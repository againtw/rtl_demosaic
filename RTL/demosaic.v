==> flow/design.v <==
module demosaic(clk, reset, in_en, data_in, wr_r, addr_r, wdata_r, rdata_r, wr_g, addr_g, wdata_g, rdata_g, wr_b, addr_b, wdata_b, rdata_b, done);
input clk;
input reset;
input in_en;
input [7:0] data_in;
output reg wr_r;
output reg [13:0] addr_r;
output reg [7:0] wdata_r;
input [7:0] rdata_r;
output reg wr_g;
output reg [13:0] addr_g;
output reg [7:0] wdata_g;
input [7:0] rdata_g;
output reg wr_b;
output reg [13:0] addr_b;
output reg [7:0] wdata_b;
input [7:0] rdata_b;
output reg done;
localparam INIT = 0;
localparam READ_DATA = 1;
localparam Bilinear = 2;
localparam type_a = 3;
localparam type_b = 4;
localparam type_c = 5;
localparam type_d = 6;
localparam dobeter = 7;
localparam FINISH = 8;
reg [3:0] state, nextState;
reg [13:0] center;  
reg [2:0] counter; 
reg [9:0] r_Sum, g_Sum, b_Sum;  
wire [6:0] x_add1,x_minus1,y_add1,y_minus1;
wire [13:0] center_delay;
assign center_delay = center - 14'd1;
assign x_add1 = center_delay[13:7] + 7'd1;
assign x_minus1 = center_delay[13:7] - 7'd1;
assign y_add1 = center_delay[6:0] + 7'd1 ;
assign y_minus1 = center_delay[6:0] - 7'd1;
always @(posedge clk or posedge reset) begin
	if(reset) state <= INIT;
	else state <= nextState;
end
always @(*) begin
	case (state)
		INIT: nextState = (in_en)? READ_DATA : INIT;
		READ_DATA: nextState = (center == 14'd16383)? Bilinear : READ_DATA;
		Bilinear:begin
			if ( center==14'd16383 ) begin 
				nextState = FINISH;
			end
			else if ( center[13:7]==7'd0 || center[13:7]==7'd127 || center[6:0]==7'd0 || center[6:0]==7'd127 ) begin 
				nextState = Bilinear;
			end
			else if ( center[7]==1'd1 && center[0]==1'd0 ) begin 
				nextState = type_b;
			end
			else if ( center[7]==1'd0 && center[0]==1'd0 ) begin 
				nextState = type_d;
			end
			else if ( center[7]==1'd1 && center[0]==1'd1 ) begin 
				nextState = type_a;
			end
			else if ( center[7]==1'd0 && center[0]==1'd1 ) begin 
				nextState = type_c;
			end
			else begin
				nextState = Bilinear;
			end
		end
		type_b: nextState = (counter == 3'd5)? Bilinear : type_b;
		type_d: nextState = (counter == 3'd3)? Bilinear : type_d;
		type_a: nextState = (counter == 3'd3)? Bilinear : type_a;
		type_c: nextState = (counter == 3'd5)? Bilinear : type_c;
		FINISH: nextState = FINISH;
		default: nextState = INIT;
	endcase
end
always @(posedge clk or posedge reset) begin
	if (reset) begin
		done <= 1'd0;
		wr_r <= 1'd0;
		wr_g <= 1'd0;
		wr_b <= 1'd0;
		addr_r <= 14'd0;
		addr_g <= 14'd0;
		addr_b <= 14'd0;
		wdata_r <= 8'd0;
		wdata_g <= 8'd0;
		wdata_b <= 8'd0;
		center <= {7'd0 , 7'd0};
		counter <= 3'd0;
		r_Sum <= 9'd0; 
		g_Sum <= 9'd0; 
		b_Sum <= 9'd0; 
	end
	else begin
		case (state)
			INIT:begin
				if (in_en) begin
					done <= 1'd0;
				end
				wr_g <= 1'd1;
				addr_g <= 14'd0;
				wdata_g <= data_in;
			end
			READ_DATA:begin
				wr_r <= 1'd0;
				wr_g <= 1'd0;
				wr_b <= 1'd0;
				addr_r <= 14'd0;
				addr_g <= 14'd0;
				addr_b <= 14'd0;
				wdata_r <= 8'd0;
				wdata_g <= 8'd0;
				wdata_b <= 8'd0;
				if (center==14'd0) begin
					center <= 14'd2;
					wr_r <= 1'd1;
					addr_r <= 14'd1;
					wdata_r <= data_in;
				end
				else begin
					if ( (center[7]==1'd0 && center[0]==1'd0) || (center[7]==1'd1 && center[0]==1'd1) ) begin
						wr_g <= 1'd1;
						addr_g <= center;
						wdata_g <= data_in;
					end
					else if ( center[7]==1'd1 ) begin
						wr_b <= 1'd1;
						addr_b <= center;
						wdata_b <= data_in;
					end
					else begin
						wr_r <= 1'd1;
						addr_r <= center;
						wdata_r <= data_in;
					end
					center <= center + 14'd1;
				end
			end
			Bilinear: begin
				wr_r <= 1'd0;
				wr_g <= 1'd0;
				wr_b <= 1'd0;
				counter <= 3'd0;
				center = center + 14'd1;
				r_Sum <= 10'd0;
				g_Sum <= 10'd0;
				b_Sum <= 10'd0;
			end
			type_b: begin
				wr_r <= 1'd0;
				wr_g <= 1'd0;
				wr_b <= 1'd0;
				addr_r <= 14'd0;
				addr_g <= 14'd0;
				addr_b <= 14'd0;
				wdata_r <= 8'd0;
				wdata_g <= 8'd0;
				wdata_b <= 8'd0;
				if ( counter==3'd0 ) begin
					r_Sum <= 1'd0;
					g_Sum <= 1'd0;
					addr_r <= {x_minus1, y_minus1};
					addr_g <= {x_minus1, center_delay[6:0]};
				end
				else if ( counter==3'd1 ) begin
					r_Sum <= rdata_r;
					g_Sum <= rdata_g;
					addr_r <= {x_add1, y_minus1};
					addr_g <= {x_add1, center_delay[6:0]};
				end
				else if ( counter==3'd2 ) begin
					r_Sum <= r_Sum + rdata_r;
					g_Sum <= g_Sum + rdata_g;
					addr_r <= {x_minus1, y_add1};
					addr_g <= {center_delay[13:7], y_minus1};
				end
				else if ( counter==3'd3 ) begin
					r_Sum <= r_Sum + rdata_r;
					g_Sum <= g_Sum + rdata_g;
					addr_r <= {x_add1, y_add1};
					addr_g <= {center_delay[13:7], y_add1};
				end
				else if ( counter==3'd4 ) begin
					wr_r <= 1'd1;
					addr_r <= center_delay;
					wdata_r <= (r_Sum + rdata_r)>>2;
					wr_g <= 1'd1;
					addr_g <= center_delay;
					wdata_g <= (g_Sum + rdata_g)>>2;
				end
				counter <= counter + 3'd1;
			end
			type_d: begin
				wr_r <= 1'd0;
				wr_g <= 1'd0;
				wr_b <= 1'd0;
				addr_r <= 14'd0;
				addr_g <= 14'd0;
				addr_b <= 14'd0;
				wdata_r <= 8'd0;
				wdata_g <= 8'd0;
				wdata_b <= 8'd0;
				if ( counter==3'd0 ) begin
					r_Sum <= 1'd0;
					b_Sum <= 1'd0;
					addr_r <= {center_delay[13:7], y_minus1};
					addr_b <= {x_minus1, center_delay[6:0]};
				end
				else if ( counter==3'd1 ) begin
					r_Sum <= rdata_r;
					b_Sum <= rdata_b;
					addr_r <= {center_delay[13:7], y_add1};
					addr_b <= {x_add1, center_delay[6:0]};
				end
				else if ( counter==3'd2 ) begin
					wr_r <= 1'd1;
					addr_r <= center_delay;
					wdata_r <= (r_Sum + rdata_r)>>1;
					wr_b <= 1'd1;
					addr_b <= center_delay;
					wdata_b <= (b_Sum + rdata_b)>>1;
				end
				counter <= counter + 3'd1;
			end
			type_a: begin
				wr_r <= 1'd0;
				wr_g <= 1'd0;
				wr_b <= 1'd0;
				addr_r <= 14'd0;
				addr_g <= 14'd0;
				addr_b <= 14'd0;
				wdata_r <= 8'd0;
				wdata_g <= 8'd0;
				wdata_b <= 8'd0;
				if ( counter==3'd0 ) begin
					r_Sum <= 1'd0;
					b_Sum <= 1'd0;
					addr_r <= {x_minus1, center_delay[6:0]};
					addr_b <= {center_delay[13:7], y_minus1};
				end
				else if ( counter==3'd1 ) begin
					r_Sum <= rdata_r;
					b_Sum <= rdata_b;
					addr_r <= {x_add1, center_delay[6:0]};
					addr_b <= {center_delay[13:7], y_add1};
				end
				else if ( counter==3'd2 ) begin
					wr_r <= 1'd1;
					addr_r <= center_delay;
					wdata_r <= (r_Sum + rdata_r)>>1;
					wr_b <= 1'd1;
					addr_b <= center_delay;
					wdata_b <= (b_Sum + rdata_b)>>1;
				end
				counter <= counter + 3'd1;
			end
			type_c: begin
				wr_r <= 1'd0;
				wr_g <= 1'd0;
				wr_b <= 1'd0;
				addr_r <= 14'd0;
				addr_g <= 14'd0;
				addr_b <= 14'd0;
				wdata_r <= 8'd0;
				wdata_g <= 8'd0;
				wdata_b <= 8'd0;
				if ( counter==3'd0 ) begin
					g_Sum <= 1'd0;
					b_Sum <= 1'd0;
					addr_g <= {x_minus1, center_delay[6:0]};
					addr_b <= {x_minus1, y_minus1};
				end
				else if ( counter==3'd1 ) begin
					g_Sum <= rdata_g;
					b_Sum <= rdata_b;
					addr_g <= {x_add1, center_delay[6:0]};
					addr_b <= {x_add1, y_minus1};
				end
				else if ( counter==3'd2 ) begin
					g_Sum <= g_Sum + rdata_g;
					b_Sum <= b_Sum + rdata_b;
					addr_g <= {center_delay[13:7], y_minus1};
					addr_b <= {x_minus1, y_add1};
				end
				else if ( counter==3'd3 ) begin
					g_Sum <= g_Sum + rdata_g;
					b_Sum <= b_Sum + rdata_b;
					addr_g <= {center_delay[13:7], y_add1};
					addr_b <= {x_add1, y_add1};
				end
				else if ( counter==3'd4 ) begin
					wr_g <= 1'd1;
					addr_g <= center_delay;
					wdata_g <= (g_Sum + rdata_g)>>2;
					wr_b <= 1'd1;
					addr_b <= center_delay;
					wdata_b <= (b_Sum + rdata_b)>>2;
				end
				counter <= counter + 3'd1;
			end
			FINISH: begin
				done <= 1'd1;
			end
		endcase
	end
end
endmodule
Step by step through the tools: demosaic. Tool output for the design above, in the order of the flow. Line numbers count from 1 in the design file above. Library cell names are shortened. Not given: n/a

Top: demosaic. Clock: clk. Library: sky130hd. Library corner: tt_025C_1v80.

After elaboration. Source: Yosys, flattened and elaborated, memories not mapped. Widths are those after wreduce. Registers that Yosys merges into a memory's read port (data or address) are not register bits. Print and check cells do not count. Equal cells are merged and count once.

Under reductions and logical operators stands 36. The entry for multiplexer cells reads 113. The figure for equal/unequal tests is 20. The figure for add/subtract/negate cells is 10. Bitwise logic cells: 2.

Operators by type and width (count): two-way mux 14 bit (23); two-way mux 8 bit (29); two-way mux 10 bit (16); case mux 14 bit (select 5 bit) (2); case mux 8 bit (select 4 bit) (3); case mux 10 bit (select 3 bit) (2); case mux 14 bit (select 3 bit) (1); case mux 4 bit (select 8 bit) (1); adder 10 x 8 -> 10 bit (3); case mux 14 bit (select 2 bit) (1); nonzero test 5 bit (5); two-way mux 3 bit (8); case mux 10 bit (select 2 bit) (1); two-way mux 1 bit (19); adder 14 x 1 -> 14 bit with constant B (1); subtractor 14 x 1 -> 14 bit with constant B (1); == test 14 bit with constant B (1); logical NOT 14 bit (1); adder 7 x 1 -> 7 bit with constant B (2); subtractor 7 x 1 -> 7 bit with constant B (2); == test 7 bit with constant B (2); logical NOT 7 bit (2); == test 4 x 3 -> 1 bit with constant B (3); nonzero test 4 bit (3); case mux 1 bit (select 4 bit) (3); inequality test 5 bit with constant B (2); OR reduction 2 bit (4); == test 4 x 2 -> 1 bit with constant B (2).

Not listed: further kinds 24, cells in them 38.

The entry for elaborated cells reads 197. The figure for register bits is 121. Under output and inout bits stands 70.

Depth. Yosys ltp: most cells in a row. Word level: on the elaborated netlist, between registers, memories and ports. Mapped: between sequential cells and ports; inverters and the memories' decode and read muxes count.

The figure for word-level depth is 9. For ABC_AREA the number is 0. For depth in mapped cells the number is 16. For depth with buffers taken out the number is 13.

After synthesis. Source: synth_stat.txt of the flow (Yosys; design flattened, memories mapped). It holds for the ABC_AREA given above (unset counts as 0); a run with the other value may have another netlist.

Flip-flop cells: 125. Under synthesis area stands 0.0092614 mm^2. The entry for mapped cells reads 1104.

Cells by type: dfrtp_1 (count 124, area in all 3.1E+03 um^2); ha_1 (count 45, area in all 563.04 um^2); a21oi_1 (count 102, area in all 510.49 um^2); nor2_1 (count 123, area in all 461.693 um^2); o21ai_0 (count 88, area in all 440.422 um^2); xnor2_1 (count 50, area in all 437.92 um^2); nand2_1 (count 116, area in all 435.418 um^2); clkbuf_1 (count 54, area in all 202.694 um^2); a22oi_1 (count 25, area in all 187.68 um^2); a221o_1 (count 16, area in all 160.154 um^2); a222oi_1 (count 16, area in all 160.154 um^2); xor2_1 (count 15, area in all 131.376 um^2); nand3_1 (count 26, area in all 130.125 um^2); clkbuf_8 (count 9, area in all 123.869 um^2); inv_1 (count 33, area in all 123.869 um^2); nor3_1 (count 22, area in all 110.106 um^2); a221oi_1 (count 12, area in all 105.101 um^2); o22ai_1 (count 16, area in all 100.096 um^2).

Other cell types: 67; their cells: 212.

Path before layout. OpenSTA on the mapped netlist: ideal clock, no wires. The path of least setup slack (recovery checks aside). Input and output delay are each 20% of the period. Register names are those of the netlist, which keeps one name where synthesis merged equal registers.

Path kind: flip-flop to flip-flop. Start: register center[0]. End: register addr_r[13]. The figure for clock period is 6.94 ns. Required time: 6.814 ns. For launch time at the first pin the number is 0.000 ns. For arrival time the number is 3.436 ns. The figure for buffers on the path is 3. Slack: 3.378 ns. The entry for delay of the path reads 3.562 ns. The entry for driving pins on the path reads 15. Under synthesis period reached stands 3.562 ns.

"delay of the path" = arrival - input delay + setup time. "driving pins on the path" counts driving pins, that of a launching flip-flop among them; a cell with two outputs on the path counts twice. "synthesis period reached" is the clock period less the worst setup slack; recovery checks do not enter. This is arithmetic on one report: input and output delays are still those of the set period (20% each). The rows between start and end are the longest chain of elaborated cells between them; the timing report does not say that the signal goes this way. Where chains are equally long, one stands for them. Each line given opens the expression or statement behind the cell; cells for indexed reads and writes are added by Yosys, which also makes memories of some case tables. At most two assigning lines are given for a register; there are more.

Cell sequence: dfrtp_1 > clkbuf_1 > inv_1 > ha_1 > buf_4 > nor3b_2 > nand2_1 > xnor2_1 > ha_1 > clkbuf_1 > o211a_2 > a221oi_1 > a21oi_2 > nor2_1 > a221o_1. Cells in the longest elaborated chain: 7.

Ends and longest elaborated chain, post-synthesis: from (decl) (RTL line 29) `reg [13:0] center;`; from (assign) (RTL line 90) `center <= {7'd0 , 7'd0};`; from (assign) (RTL line 138) `center <= center + 14'd1;`; subtractor 14 x 1 -> 14 bit (RTL line 34) `assign center_delay = center - 14'd1;`; adder 7 x 1 -> 7 bit (RTL line 35) `assign x_add1 = center_delay[13:7] + 7'd1;`; two-way mux 14 bit (RTL line 179) `else if ( counter==3'd3 ) begin`; two-way mux 14 bit (RTL line 173) `else if ( counter==3'd2 ) begin`; two-way mux 14 bit (RTL line 167) `else if ( counter==3'd1 ) begin`; two-way mux 14 bit (RTL line 161) `if ( counter==3'd0 ) begin`; case mux 14 bit (select 5 bit) (RTL line 97) `case (state)`; to (assign) (RTL line 135) `addr_r <= center;`; to (assign) (RTL line 164) `addr_r <= {x_minus1, y_minus1};`; to (decl) (RTL line 7) `output reg [13:0] addr_r;`.

Worst path after layout. From the final timing report of job 1: the path of least setup slack in the routed layout; clock arrival at registers is part of the times.

Path kind: flip-flop to flip-flop. Start: register center[2]. End: register addr_b[6]. The figure for clock period is 3.72 ns. Required time: 4.05 ns. The figure for buffers on the path is 1. For arrival time the number is 4.12 ns. For launch time at the first pin the number is 0.44 ns. Slack: -0.07 ns. The entry for driving pins on the path reads 12.

The rows between start and end are the longest chain of elaborated cells between them; the timing report does not say that the signal goes this way. Where chains are equally long, one stands for them. At most two assigning lines are given for a register; there are more.

Cell sequence: dfrtp_2 > buf_4 > inv_1 > ha_1 > a21bo_2 > nor3_1 > xnor2_1 > nor4_1 > xnor2_1 > a211oi_1 > a21oi_1 > a221o_1. Cells in the longest elaborated chain: 7.

Ends and longest elaborated chain, post-layout: from (decl) (RTL line 29) `reg [13:0] center;`; from (assign) (RTL line 90) `center <= {7'd0 , 7'd0};`; from (assign) (RTL line 138) `center <= center + 14'd1;`; subtractor 14 x 1 -> 14 bit (RTL line 34) `assign center_delay = center - 14'd1;`; adder 7 x 1 -> 7 bit (RTL line 37) `assign y_add1 = center_delay[6:0] + 7'd1 ;`; two-way mux 14 bit (RTL line 287) `else if ( counter==3'd3 ) begin`; two-way mux 14 bit (RTL line 281) `else if ( counter==3'd2 ) begin`; two-way mux 14 bit (RTL line 275) `else if ( counter==3'd1 ) begin`; two-way mux 14 bit (RTL line 269) `if ( counter==3'd0 ) begin`; case mux 14 bit (select 5 bit) (RTL line 97) `case (state)`; to (assign) (RTL line 130) `addr_b <= center;`; to (assign) (RTL line 209) `addr_b <= {x_minus1, center_delay[6:0]};`; to (decl) (RTL line 15) `output reg [13:0] addr_b;`.

Add stored flow runs of demosaic

Measured data: module demosaic, platform sky130hd, 2 stored runs of the flow under differing settings, order arbitrary. Input and output delays are each 20% of the period that was set; the output load is 0.01 pF. By "achieved period" is meant the clock period of the run minus its worst setup slack. This is arithmetic on one report: input and output delays are still those of the set period (20% each).

Files of job 1:
==> flow/run.sh <==
#!/bin/bash
# the make line also repeats the synthesis and layout settings of config.mk as NAME=value (left out here)
make -C /OpenROAD-flow-scripts/flow DESIGN_CONFIG=/design/flow/config.mk WORK_HOME=/design/flow/orfs CLKGATE_MAP_FILE= finish
==> flow/config.mk <==
export PLATFORM = sky130hd
export DESIGN_NAME = demosaic
export DESIGN_NICKNAME = demosaic
export VERILOG_FILES = /design/flow/design.v
export SDC_FILE = /design/flow/constraint.sdc
export NUM_CORES = 4
export LEC_CHECK = 0
export CAP_MARGIN = 20
export CELL_PAD_IN_SITES_DETAIL_PLACEMENT = 0
export CORE_MARGIN = 2
export CORE_UTILIZATION = 22
export CTS_CLUSTER_DIAMETER = 337
export GPL_TIMING_DRIVEN = 0
export MAX_ROUTING_LAYER = met5
export MIN_ROUTING_LAYER = met1
export PLACE_DENSITY_LB_ADDON = 0.27
export SETUP_SLACK_MARGIN = -0.15
export SLEW_MARGIN = 20
export TNS_END_PERCENT = 45
==> flow/constraint.sdc <==
create_clock -name core_clock -period 3.72 [get_ports {clk}]
set_input_delay 0.7440 -clock core_clock [delete_from_list [all_inputs] [get_ports {clk}]]
set_output_delay 0.7440 -clock core_clock [all_outputs]
set_load 0.01 [all_outputs]

Results of job 1. The achieved period is 3.789 ns. The full die area stands at 0.0437542 mm^2. The utilization after layout comes to 28.2 %. For the setup slack of the critical path the run shows -0.069 ns. The worst hold slack in the final report stands at 0.483 ns. The synthesis area is 0.0092614 mm^2.

Files of job 2:
==> flow/run.sh <==
#!/bin/bash
# the make line also repeats the synthesis and layout settings of config.mk as NAME=value (left out here)
make -C /OpenROAD-flow-scripts/flow DESIGN_CONFIG=/design/flow/config.mk WORK_HOME=/design/flow/orfs CLKGATE_MAP_FILE= finish
==> flow/config.mk <==
export PLATFORM = sky130hd
export DESIGN_NAME = demosaic
export DESIGN_NICKNAME = demosaic
export VERILOG_FILES = /design/flow/design.v
export SDC_FILE = /design/flow/constraint.sdc
export NUM_CORES = 4
export LEC_CHECK = 0
export CAP_MARGIN = 20
export CELL_PAD_IN_SITES_DETAIL_PLACEMENT = 0
export CORE_ASPECT_RATIO = 0.7
export CORE_MARGIN = 9
export CORE_UTILIZATION = 67
export CTS_CLUSTER_SIZE = 52
export GPL_ROUTABILITY_DRIVEN = 1
export MAX_ROUTING_LAYER = met4
export PLACE_DENSITY_LB_ADDON = 0.02
export SETUP_SLACK_MARGIN = 0.15
export SLEW_MARGIN = 20
==> flow/constraint.sdc <==
create_clock -name core_clock -period 2.68 [get_ports {clk}]
set_input_delay 0.5360 -clock core_clock [delete_from_list [all_inputs] [get_ports {clk}]]
set_output_delay 0.5360 -clock core_clock [all_outputs]
set_load 0.01 [all_outputs]

Outcome of job 2: incomplete, routing halted on GRT-0232.
